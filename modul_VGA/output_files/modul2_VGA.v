==> flow/design.v <==
module color2_VGA(input clk,
					  input [9:0] x_pos,
					  input [9:0] y_pos,
					  input display_enable,
					  input [7:0] data_in,
					  inout [7:0] data_sram_low,
					  inout [7:0] data_sram_high,
					  output [17:0] addr,
					  input wr_enable,
					  input rd_enable,
					  output wr_enable_sram,
					  output rd_enable_sram,
					  output data_mask_sram_high,
					  output data_mask_sram_low,
					  output chip_enable,
					  output reg [2:0] red,
					  output reg [2:0] blue,
					  output reg [1:0] green);
					  reg [18:0] counter=0;
					  reg [7:0] data_out_high, data_out_low;
					  assign chip_enable=0;
					  assign data_mask_sram_high=~counter[18];
					  assign data_mask_sram_low=counter[18];
					  assign wr_enable_sram=wr_enable;
					  assign rd_enable_sram=rd_enable;
					  assign addr=(10'd800*y_pos+x_pos);
					  assign data_sram_high=(rd_enable & ~wr_enable & ~data_mask_sram_high)?data_in:8'hz;
					  assign data_sram_low=(rd_enable & ~wr_enable & ~data_mask_sram_low)?data_in:8'hz;
					  always@(posedge clk)
					  begin
								counter<=counter+1;
								if(counter==19'd480000)
									counter<=0;
								if(~rd_enable & wr_enable & ~data_mask_sram_high)
								begin
									red<=data_sram_high[7:5];
									blue<=data_sram_high[4:2];
									green<=data_sram_high[1:0];
								end
								if(~rd_enable & wr_enable & ~data_mask_sram_low)
								begin
									red<=data_sram_low[7:5];
									blue<=data_sram_low[4:2];
									green<=data_sram_low[1:0];
								end
						end
endmodule
## Reports on color2_VGA

The steps from the RTL of color2_VGA to its reports follow in flow order.
Lines are those of the file above, counted from 1.
Operators carry their Yosys type and port widths (W data, S select, Z words).
Library cell names are shortened.
A cell with -- has no value.

| set-up | value |
|---|---|
| design top | color2_VGA |
| clock | clk |
| library | sky130hd |
| timing corner | tt_025C_1v80 |

## Elaborated design

Counts by Yosys on the flattened word-level netlist (proc, flatten, opt, wreduce; memories kept). Register bits leave out memories and registers merged into their read ports (data or address). Print and check cells are left out. Cells with the same type and inputs are merged into one.

| operators by class | value |
|---|---|
| $add $sub $neg | 2 |
| multipliers | 1 |
| equality and inequality tests | 1 |
| mux-type cells | 8 |
| bitwise gates (word level) | 9 |
| reductions and logical operators | 1 |

Operator list:

| kind | count |
|---|---|
| $mul A5 B10 Y13 const A | 1 |
| $add A19 B1 Y19 const B | 1 |
| $eq A19 B19 Y1 const B | 1 |
| $add A18 B10 Y18 | 1 |
| $mux W8 | 2 |
| $mux W3 | 4 |
| $and A1 B1 Y1 | 6 |
| $mux W2 | 2 |
| $not A1 Y1 | 3 |
| $reduce_bool A2 Y1 | 1 |

| word-level totals | value |
|---|---|
| flip-flop bits (word level) | 27 |
| input bits | 32 |
| output and inout bits | 47 |
| word-level cells | 26 |

## Longest topological paths

Longest topological path by Yosys (ltp), each cell counted once; first at word level (registers and memories cut), then after technology mapping (sequential cells cut; the memories' decode and read muxes count).

| logic depth | value |
|---|---|
| word-level depth | 6 |
| ABC_AREA | 0 |
| depth in mapped cells | 12 |
| depth with buffers taken out | 12 |

## Synthesis result

Source: synth_stat.txt of the flow (Yosys; design flattened, memories mapped). It holds for the ABC_AREA given above (unset counts as 0); a run with the other value may have another netlist.

Cells by type:

| cell type | count | total area (um^2) |
|---|---|---|
| ha_1 | 35 | 437.92 |
| dfxtp_1 | 19 | 380.365 |
| xnor2_1 | 29 | 253.994 |
| edfxtp_1 | 8 | 240.23 |
| buf_4 | 24 | 180.173 |
| fa_1 | 6 | 120.115 |
| inv_1 | 26 | 97.594 |
| nor2_1 | 18 | 67.565 |
| xor2_1 | 7 | 61.309 |
| nand3_1 | 11 | 55.053 |
| a21oi_1 | 9 | 45.043 |
| nand2_1 | 12 | 45.043 |
| nand4_1 | 7 | 43.792 |
| o21bai_1 | 4 | 30.029 |
| o21ai_0 | 5 | 25.024 |
| mux2i_1 | 2 | 20.019 |
| nor3_1 | 4 | 20.019 |
| nor2b_1 | 3 | 18.768 |

Not listed: further types 16, cells in them 21.

| synthesis totals | value |
|---|---|
| cells in the netlist | 250 |
| mapped area | 2316.0 um^2 |
| area of sequential cells | 620.6 um^2 |
| mapped flip-flops | 27 |
| buffer cells | 24 |

## Path before layout

OpenSTA on the mapped netlist: ideal clock, no wires. The path of least setup slack (recovery checks aside). Input and output delay are each 20% of the period. Register names are those of the netlist, which keeps one name where synthesis merged equal registers.

| timing after synthesis | value |
|---|---|
| kind | input to output |
| start | in y_pos[4] |
| end | out addr[17] |
| clock period | 4.01 ns |
| input delay | 0.802 ns |
| external output delay | 0.802 ns |
| launch time at the first pin | 0.802 ns |
| arrival time | 3.406 ns |
| data required time | 3.208 ns |
| slack | -0.198 ns |
| delay of the path | 2.604 ns |
| stages | 11 |
| path buffers | 0 |
| synthesis period reached | 4.208 ns |

"delay of the path" = arrival - input delay + setup time.
A path that ends at an output port has no setup time.
"stages" counts driving pins, that of a launching flip-flop among them; a cell with two outputs on the path counts twice.
"synthesis period reached" is the clock period less the worst setup slack; recovery checks do not enter. This is arithmetic on one report: input and output delays are still those of the set period (20% each).
Between the ends stands the longest chain of elaborated cells between them, by number of cells; it is not shown to be the way that was timed. Of several equally long chains one is given.
A line is the first line of the expression or statement that the cell stems from. Yosys adds cells for indexed reads and writes and turns some case tables into memories.

| between the ends, after synthesis | value |
|---|---|
| cells stage by stage | ha_1 -> ha_1 -> inv_1 -> fa_1 -> inv_1 -> ha_1 -> a21oi_1 -> nand3_1 -> mux2i_1 -> a221o_1 -> xnor2_1 |
| length of the longest elaborated chain | 2 |
| elaborated cells between the ends (all ways) | 2 |
| RTL lines with such cells | 1 |
| those cells by class | 1 x add/sub; 1 x mul |

Ends and longest elaborated chain, after synthesis:

| item | line | text |
|---|---|---|
| from (decl) | 3 | `input [9:0] y_pos,` |
| $mul A5 B10 Y13 | 26 | `assign addr=(10'd800*y_pos+x_pos);` |
| $add A18 B10 Y18 | 26 |  |
| to (decl) | 8 | `output [17:0] addr,` |

Memo
Re: implementation data of color2_VGA

Design color2_VGA on sky130hd. What follows are 2 stored runs of the flow, each under its own settings; their order means nothing. The constraints put input and output delay at 20% of the set period each and load the outputs with 0.01 pF.
Settings: - = not set for that run.

| stored run | period_ns | CORE_UTILIZATION | CORE_MARGIN | TNS_END_PERCENT | GPL_TIMING_DRIVEN | CTS_CLUSTER_SIZE | CTS_CLUSTER_DIAMETER | CAP_MARGIN | SLEW_MARGIN | MIN_ROUTING_LAYER |
|---|---|---|---|---|---|---|---|---|---|---|
| flow run 1 | 3.82 | 23 | 10 | 75 | 1 | 26 | 263 | 10 | 40 | met1 |
| flow run 2 | 6.71 | 40 | 2 | - | - | - | - | 20 | 20 | - |

Flow run 1: did not finish, routing stopped with RSZ-0074
Flow run 2: did not finish, routing stopped with RSZ-0074
